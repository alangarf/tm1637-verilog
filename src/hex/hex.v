==> flow/design.v <==
module hex(
    clk,
    rst,
    data_latch,
    data_in,
    busy,
    scl_en,
    scl_out,
    sda_en,
    sda_out,
    sda_in
    );
    input clk;
    input rst;
    input data_latch;
    input [15:0] data_in;
    input sda_in;
    output reg busy;
    output wire scl_en;
    output wire scl_out;
    output wire sda_en;
    output wire sda_out;
    reg [3:0] hex_in;
    wire [6:0] seg_out;
    hex_to_seg hex_disp (
        hex_in,
        seg_out
    );
    reg [7:0] tm_byte;
    reg tm_latch;
    reg tm_stop_bit;
    wire tm_busy;
    tm1637 disp (
        clk,
        rst,
        tm_latch,
        tm_byte,
        tm_stop_bit,
        tm_busy,
        scl_en,
        scl_out,
        sda_en,
        sda_out,
        sda_in
    );
    localparam [3:0]
        S_IDLE          = 4'h0,
        S_DATAMODE      = 4'h1,
        S_LOCATION      = 4'h2,
        S_WRITE_HEX0    = 4'h3,
        S_WRITE_HEX1    = 4'h4,
        S_WRITE_HEX2    = 4'h5,
        S_WRITE_HEX3    = 4'h6,
        S_DISPLAY       = 4'h7,
        S_LATCH         = 4'h8;
    reg [3:0] cur_state;
    reg [3:0] next_state;
    always @(posedge clk) begin
        if (rst) begin
            cur_state <= S_IDLE;
            next_state <= S_IDLE;
            busy <= 0;
        end else if (data_latch) begin
            cur_state <= S_DATAMODE;
            busy <= 1;
        end else if (busy && tm_busy == 0) begin
            case (cur_state)
                S_IDLE: begin
                    busy <= 0;
                end
                S_DATAMODE: begin
                    tm_byte <= 8'b01000000;
                    tm_stop_bit <= 1;
                    tm_latch <= 1;
                    cur_state <= S_LATCH;
                    next_state <= S_LOCATION;
                end
                S_LOCATION: begin
                    tm_byte <= 8'b11000000;
                    tm_stop_bit <= 0;
                    tm_latch <= 1;
                    hex_in <= data_in[15:12];
                    cur_state <= S_LATCH;
                    next_state <= S_WRITE_HEX3;
                end
                S_WRITE_HEX3: begin
                    tm_byte <= {1'd0, seg_out};
                    tm_stop_bit <= 0;
                    tm_latch <= 1;
                    hex_in <= data_in[11:8];
                    cur_state <= S_LATCH;
                    next_state <= S_WRITE_HEX2;
                end
                S_WRITE_HEX2: begin
                    tm_byte <= {1'd0, seg_out};
                    tm_stop_bit <= 0;
                    tm_latch <= 1;
                    hex_in <= data_in[7:4];
                    cur_state <= S_LATCH;
                    next_state <= S_WRITE_HEX1;
                end
                S_WRITE_HEX1: begin
                    tm_byte <= {1'd0, seg_out};
                    tm_stop_bit <= 0;
                    tm_latch <= 1;
                    hex_in <= data_in[3:0];
                    cur_state <= S_LATCH;
                    next_state <= S_WRITE_HEX0;
                end
                S_WRITE_HEX0: begin
                    tm_byte <= {1'd0, seg_out};
                    tm_stop_bit <= 1;
                    tm_latch <= 1;
                    cur_state <= S_LATCH;
                    next_state <= S_DISPLAY;
                end
                S_DISPLAY: begin
                    tm_byte <= 8'b10001111;
                    tm_stop_bit <= 1;
                    tm_latch <= 1;
                    cur_state <= S_LATCH;
                    next_state <= S_IDLE;
                end
                S_LATCH: begin
                    tm_latch <= 0;
                    cur_state <= next_state;
                end
            endcase
        end
    end
endmodule
module hex_to_seg(
    input [3:0] hex_digit,
    output [6:0] seg
    );
    reg [6:0] seg;
    always @(hex_digit)
        case (hex_digit)
            4'h0: seg = 7'b0111111;
            4'h1: seg = 7'b0000110;
            4'h2: seg = 7'b1011011;
            4'h3: seg = 7'b1001111;
            4'h4: seg = 7'b1100110;
            4'h5: seg = 7'b1101101;
            4'h6: seg = 7'b1111101;
            4'h7: seg = 7'b0000111;
            4'h8: seg = 7'b1111111;
            4'h9: seg = 7'b1100111;
            4'ha: seg = 7'b1110111;
            4'hb: seg = 7'b1111100;
            4'hc: seg = 7'b0111001;
            4'hd: seg = 7'b1011110;
            4'he: seg = 7'b1111001;
            4'hf: seg = 7'b1110001;
        endcase
endmodule
module tm1637(
    clk,
    rst,
    data_latch,
    data_in,
    data_stop_bit,
    busy,
    scl_en,
    scl_out,
    sda_en,
    sda_out,
    sda_in
    );
    input clk;
    input rst;
    input data_latch;
    input [7:0] data_in;
    input data_stop_bit;
    input sda_in;
    output reg busy;
    output reg scl_en;
    output reg scl_out;
    output reg sda_en;
    output reg sda_out;
    reg [7:0] write_byte;
    reg [2:0] write_bit_count;
    reg write_stop_bit;
    reg [3:0] cur_state;
    reg [3:0] next_state;
    reg [9:0] wait_count;
    localparam [9:0] wait_time = 256;  
    localparam [3:0]
        S_IDLE      = 4'h0,
        S_WAIT      = 4'h1,
        S_WAIT1     = 4'h2,
        S_START     = 4'h3,
        S_WRITE     = 4'h4,
        S_WRITE1    = 4'h5,
        S_WRITE2    = 4'h6,
        S_WRITE3    = 4'h7,
        S_ACK       = 4'h8,
        S_ACK1      = 4'h9,
        S_ACK2      = 4'hA,
        S_STOP      = 4'hB,
        S_STOP1     = 4'hC,
        S_STOP2     = 4'hD,
        S_STOP3     = 4'hE;
    always @(posedge clk) begin
        if (rst) begin
            scl_out <= 0;
            sda_out <= 0;
            scl_en <= 0;
            sda_en <= 0;
            cur_state <= S_IDLE;
            next_state <= S_IDLE;
            wait_count <= 0;
            write_bit_count <= 0;
            busy <= 0;
        end else begin
            if (data_latch) begin
                write_byte <= data_in;
                write_stop_bit <= data_stop_bit;
                cur_state <= S_START;
                busy <= 1;
            end else begin
                case (cur_state)
                    S_IDLE: begin
                        scl_en <= 0;
                        sda_en <= 0;
                        busy <= 0;
                    end
                    S_WAIT: begin
                        wait_count <= 0;
                        cur_state <= S_WAIT1;
                    end
                    S_WAIT1: begin
                        wait_count <= wait_count + 1;
                        if (wait_count == wait_time)
                            cur_state <= next_state;
                    end
                    S_START: begin
                        sda_en <= 1;
                        cur_state <= S_WAIT;
                        next_state <= S_WRITE;
                    end
                    S_WRITE: begin
                        scl_en <= 1;
                        write_bit_count <= 0;
                        cur_state <= S_WAIT;
                        next_state <= S_WRITE1;
                    end
                    S_WRITE1:begin
                        sda_en <= ~write_byte[write_bit_count];
                        cur_state <= S_WAIT;
                        next_state <= S_WRITE2;
                    end
                    S_WRITE2: begin
                        scl_en <= 0;
                        cur_state <= S_WAIT;
                        next_state <= S_WRITE3;
                    end
                    S_WRITE3: begin
                        if (write_bit_count != 7) begin
                            write_bit_count <= write_bit_count + 1;
                            scl_en <= 1;
                            cur_state <= S_WRITE1;
                        end else begin
                            scl_en <= 0;
                            cur_state <= S_WAIT;
                            next_state <= S_ACK;
                        end
                    end
                    S_ACK: begin
                        scl_en <= 1;
                        sda_en <= 0;
                        cur_state <= S_WAIT;
                        next_state <= S_ACK1;
                    end
                    S_ACK1: begin
                        scl_en <= 0;
                        cur_state <= S_WAIT;
                        next_state <= S_ACK2;
                    end
                    S_ACK2: begin
                        if (sda_in == 0)
                            sda_en <= 1;
                        cur_state <= S_WAIT;
                        next_state <= write_stop_bit ? S_STOP : S_IDLE;
                    end
                    S_STOP: begin
                        scl_en <= 1;
                        cur_state <= S_WAIT;
                        next_state <= S_STOP1;
                    end
                    S_STOP1: begin
                        sda_en <= 1;
                        cur_state <= S_WAIT;
                        next_state <= S_STOP2;
                    end
                    S_STOP2: begin
                        scl_en <= 0;
                        cur_state <= S_WAIT;
                        next_state <= S_STOP3;
                    end
                    S_STOP3: begin
                        sda_en <= 0;
                        cur_state <= S_WAIT;
                        next_state <= S_IDLE;
                    end
                    default: begin
                        cur_state <= S_IDLE;
                    end
                endcase
            end
        end
    end
endmodule
* Tool chain data of hex
What the tools print for hex, step after step.
Lines are those of the file above, counted from 1.
Operators: Yosys type, input widths -> output width; for muxes data width and select width s.
Cell names lack the library's common part.
Not given: -
- Design top :: hex
- Clock :: clk
- Library :: sky130hd
- Timing corner :: tt_025C_1v80

* Word-level counts
Source: Yosys, flattened and elaborated, memories not mapped. Widths are those after wreduce. Print and check cells do not count.
Yosys's memory passes give these memory sizes; they may raise the number of words (mostly to a power of two), join words into wider ones and drop unused or constant bits.
- RAM bits :: 0
- Memories kept :: 1
- Clocked read ports x word width :: 7
- Bits in read-only memories :: 112
- Bits of input ports :: 20
- Output and inout bits :: 5
- Register bits after elaboration :: 56
- Elaborated cells :: 130
- Latch bits :: 0
- Eq/ne operators :: 30
- Bitwise logic cells :: 6
- Shifts and indexed selects :: 1
- Multipliers :: 0
- Reductions and logical operators :: 44
- Add/subtract/negate cells :: 2
- Magnitude comparators :: 0
- Mux-type cells :: 28
- Divide/modulo/power cells :: 0
** Memories
- (no name shown) :: words 16, width 7, rd ports 1, write ports 0, RTL line 138 : case (hex_digit)
** Operators with widths (number)
- $pmux 4 s12 :: 1
- $eq 4x3->1 const B :: 8
- $eq 4x4->1 const B :: 8
- $pmux 8 s4 :: 1
- $pmux 4 s7 :: 1
- $pmux 10 s2 :: 1
- $pmux 4 s5 :: 1
- $reduce_and 2->1 :: 8
- $eq 4x2->1 const B :: 4
- $reduce_and 4->1 :: 4
- $pmux 4 s4 :: 1
- $mux 4 :: 4
- $reduce_bool 2->1 :: 7
- $reduce_bool 12->1 :: 1
- $reduce_and 3->1 :: 4
- $reduce_bool 4->1 :: 3
- $reduce_or 4->1 :: 3
- $reduce_or 11->1 :: 1
- $add 10x1->10 const B :: 1
- $eq 10x9->1 const B :: 1
- $reduce_or 3->1 :: 3
- $mux 1 :: 9
- $eq 4x1->1 const B :: 2
- $logic_not 4->1 :: 2
- $shiftx 8x3->1 :: 1
- $pmux 4 s2 :: 1
- $reduce_bool 7->1 :: 1
- $reduce_or 7->1 :: 1
Not listed: further kinds 15, cells in them 28.

* Depth
Yosys ltp: most cells in a row. Word level: on the elaborated netlist, between registers, memories and ports. Mapped: between sequential cells and ports; inverters and the memories' decode and read muxes count.
- Word-level depth :: 5
- ABC_AREA :: 0
- Depth in mapped cells :: 11
- Gate-level depth less buffers :: 9

* After synthesis
The flow's flattened synthesis, as Yosys stat reports it; memories are mapped. The netlist is that of the ABC_AREA named above (0 if unset); the other value can give another one.
** Cell types
- dfxtp_1 :: number 39, total area 780.749 um^2
- edfxtp_1 :: number 23, total area 690.662 um^2
- nor2_1 :: number 44, total area 165.158 um^2
- ha_1 :: number 11, total area 137.632 um^2
- a21oi_1 :: number 26, total area 130.125 um^2
- mux2i_1 :: number 11, total area 110.106 um^2
- nand2_1 :: number 27, total area 101.347 um^2
- o21ai_0 :: number 20, total area 100.096 um^2
- clkbuf_1 :: number 19, total area 71.318 um^2
- xor2_1 :: number 7, total area 61.309 um^2
- inv_1 :: number 15, total area 56.304 um^2
- a211oi_1 :: number 7, total area 52.55 um^2
- a2bb2oi_1 :: number 6, total area 52.55 um^2
- and3_1 :: number 8, total area 50.048 um^2
- mux4_2 :: number 2, total area 45.043 um^2
- nand4_1 :: number 7, total area 43.792 um^2
- nor2b_1 :: number 7, total area 43.792 um^2
- or3_1 :: number 7, total area 43.792 um^2
Not listed: further types 44, cells in them 73.
- Buffers :: 24
- Standard cells after synthesis :: 359
- Flip-flops :: 62
- Area of sequential cells :: 0.0014714 mm^2
- Cell area after synthesis :: 0.0033232 mm^2
The figures by module come from a second, unflattened synthesis with its own total; it is not the netlist above.
- Cells (unflattened synthesis) :: 366
- Area (unflattened synthesis) :: 0.0032093 mm^2
Each row is one instance without its submodules.
** Modules
- tm1637 :: cells 198, sequential area 0.0007507 mm^2, times used 1, area 0.0016991 mm^2
- hex :: cells 127, sequential area 0.0005806 mm^2, times used 1, area 0.0012124 mm^2
- hex_to_seg :: cells 41, sequential area 0 mm^2, times used 1, area 0.0002978 mm^2

* Path before layout
Source: OpenSTA report_checks on the synthesized netlist (no wires, ideal clock, input and output delay 20% of the period each), path of least setup slack; recovery checks are left aside. Register names are those of the netlist, which keeps one name where synthesis merged equal registers.
- Path type :: input to register
- From :: input port data_latch
- To :: register (name not given)
- Path slack :: 0.908 ns
- Path buffers :: 1
- Data required time :: 3.758 ns
- Data arrival time :: 2.850 ns
- Setup time :: 0.072 ns
- Stages :: 8
- Input delay :: 0.766 ns
- Clock period :: 3.83 ns
- Time at the first pin :: 0.766 ns
- Path delay :: 2.156 ns
- Period reached after synthesis :: 2.922 ns
"path delay" is the arrival time less input delay plus setup time.
"stages": output pins that drive a net of the path, with the launching flip-flop's if there is one; two outputs of one cell count as two.
"period reached after synthesis" is the clock period less the worst setup slack; recovery checks do not enter. This is arithmetic on one report: input and output delays are still those of the set period (20% each).
The rows between start and end are the longest chain of elaborated cells between them; the timing report does not say that the signal goes this way. Where chains are equally long, one stands for them.
A line is the first line of the expression or statement that the cell stems from. Yosys adds cells for indexed reads and writes and turns some case tables into memories.
- Cells stage by stage :: or2_1 clkbuf_1 or4_4 inv_1 mux2_2 ha_1 mux2_1 a2bb2oi_1
- Cells in the longest elaborated chain :: 3
- Elaborated cells on any way between the ends :: 3
- RTL lines with such cells :: 0
- Those cells by class :: 1 x mux; 1 x logic; 1 x reduce/logical
** RTL lines, path post-synthesis
- start, declared :: RTL line 15 : input data_latch;
- $not 1->1
- $reduce_and 4->1
- $mux 4

* Path in the finished layout
From the final timing report of run 1: the path of least setup slack in the routed layout; clock arrival at registers is part of the times.
- Path type :: register to register
- From :: register busy
- To :: register (name not given)
- Clock period :: 1.79 ns
- Path buffers :: 0
- Time at the first pin :: 0.34 ns
- Data required time :: 2.02 ns
- Setup time :: 0.11 ns
- Data arrival time :: 2.60 ns
- Path slack :: -0.58 ns
- Stages :: 10
The rows between start and end are the longest chain of elaborated cells between them; the timing report does not say that the signal goes this way. Where chains are equally long, one stands for them.
At most two assigning lines are given for a register; there are more.
- Cells stage by stage :: dfxtp_2 or3b_4 or4_4 inv_4 mux2_4 inv_6 ha_4 inv_2 mux2i_1 a2bb2oi_1
- Cells in the longest elaborated chain :: 3
- Elaborated cells on any way between the ends :: 3
- RTL lines with such cells :: 1
- Those cells by class :: 1 x mux; 2 x reduce/logical
** RTL lines, path post-layout
- start, declared :: RTL line 18 : output reg busy;
- start, assigned :: RTL line 62 : busy <= 0;
- start, assigned :: RTL line 65 : busy <= 1;
- $logic_and 1x1->1 :: RTL line 66 : end else if (busy && tm_busy == 0) begin
- $reduce_and 4->1
- $mux 4

Data sheet: physical implementation of hex

Record of 2 stored runs of the RTL-to-layout flow on hex, platform sky130hd. The runs are unordered. Constraints: input delay and output delay 20% of the set period each, output load 0.01 pF.
By "period achieved" is meant the clock period of the run minus its worst setup slack. This is arithmetic on one report: input and output delays are still those of the set period (20% each).
"critical setup path time" means the part of the period allowed to the worst setup path (the constraints hold back 20% at inputs and 20% at outputs) less its slack; where the path has registers, the arrival times of their clocks count too.
"power": no workload was simulated; the value follows from the tool's default switching activity.

* Run 1
** Files
==> flow/run.sh <==
#!/bin/bash
# the make line also repeats the synthesis and layout settings of config.mk as NAME=value (left out here)
make -C /OpenROAD-flow-scripts/flow DESIGN_CONFIG=/design/flow/config.mk WORK_HOME=/design/flow/orfs CLKGATE_MAP_FILE= finish
==> flow/config.mk <==
export PLATFORM = sky130hd
export DESIGN_NAME = hex
export DESIGN_NICKNAME = hex
export VERILOG_FILES = /design/flow/design.v
export SDC_FILE = /design/flow/constraint.sdc
export NUM_CORES = 4
export LEC_CHECK = 0
export CAP_MARGIN = 20
export CELL_PAD_IN_SITES_DETAIL_PLACEMENT = 1
export CORE_ASPECT_RATIO = 0.93
export CORE_MARGIN = 2
export CORE_UTILIZATION = 37
export CTS_CLUSTER_DIAMETER = 74
export GPL_ROUTABILITY_DRIVEN = 0
export SETUP_SLACK_MARGIN = 0.36
export SLEW_MARGIN = 20
==> flow/constraint.sdc <==
create_clock -name core_clock -period 1.79 [get_ports {clk}]
set_input_delay 0.3580 -clock core_clock [delete_from_list [all_inputs] [get_ports {clk}]]
set_output_delay 0.3580 -clock core_clock [all_outputs]
set_load 0.01 [all_outputs]
** Results
- Period achieved :: 2.371 ns
- Worst hold slack in the final report :: 0.426 ns
- Power :: 3178 µW
- Critical setup path time :: 2.37 ns
- Critical path kind :: register to register
- Setup slack of the worst path :: -0.581 ns
- Area of the synthesized netlist :: 0.0033232 mm^2
- Standard-cell area of the final layout :: 0.0049773 mm^2
- Total die area :: 0.0097565 mm^2
- Total negative slack on setup checks :: -4.219 ns
- Post-layout utilization :: 56.9%

* Run 2
** Files
==> flow/run.sh <==
#!/bin/bash
# the make line also repeats the synthesis and layout settings of config.mk as NAME=value (left out here)
make -C /OpenROAD-flow-scripts/flow DESIGN_CONFIG=/design/flow/config.mk WORK_HOME=/design/flow/orfs CLKGATE_MAP_FILE= finish
==> flow/config.mk <==
export PLATFORM = sky130hd
export DESIGN_NAME = hex
export DESIGN_NICKNAME = hex
export VERILOG_FILES = /design/flow/design.v
export SDC_FILE = /design/flow/constraint.sdc
export NUM_CORES = 4
export LEC_CHECK = 0
export ABC_AREA = 0
export CAP_MARGIN = 40
export CELL_PAD_IN_SITES_DETAIL_PLACEMENT = 0
export CELL_PAD_IN_SITES_GLOBAL_PLACEMENT = 1
export CORE_MARGIN = 2
export CORE_UTILIZATION = 44
export MIN_ROUTING_LAYER = met2
export PLACE_DENSITY = 0.42
export SETUP_SLACK_MARGIN = 0.52
export SLEW_MARGIN = 20
export TNS_END_PERCENT = 40
==> flow/constraint.sdc <==
create_clock -name core_clock -period 4.36 [get_ports {clk}]
set_input_delay 0.8720 -clock core_clock [delete_from_list [all_inputs] [get_ports {clk}]]
set_output_delay 0.8720 -clock core_clock [all_outputs]
set_load 0.01 [all_outputs]
** Results
- Period achieved :: 3.321 ns
- Worst hold slack in the final report :: 0.420 ns
- Power :: 1193 µW
- Critical setup path time :: 2.45 ns
- Critical path kind :: input to register
- Setup slack of the worst path :: 1.039 ns
- Area of the synthesized netlist :: 0.0033232 mm^2
- Standard-cell area of the final layout :: 0.0037799 mm^2
- Total die area :: 0.0082637 mm^2
- Total negative slack on setup checks :: 0.000 ns
- Post-layout utilization :: 51.8%
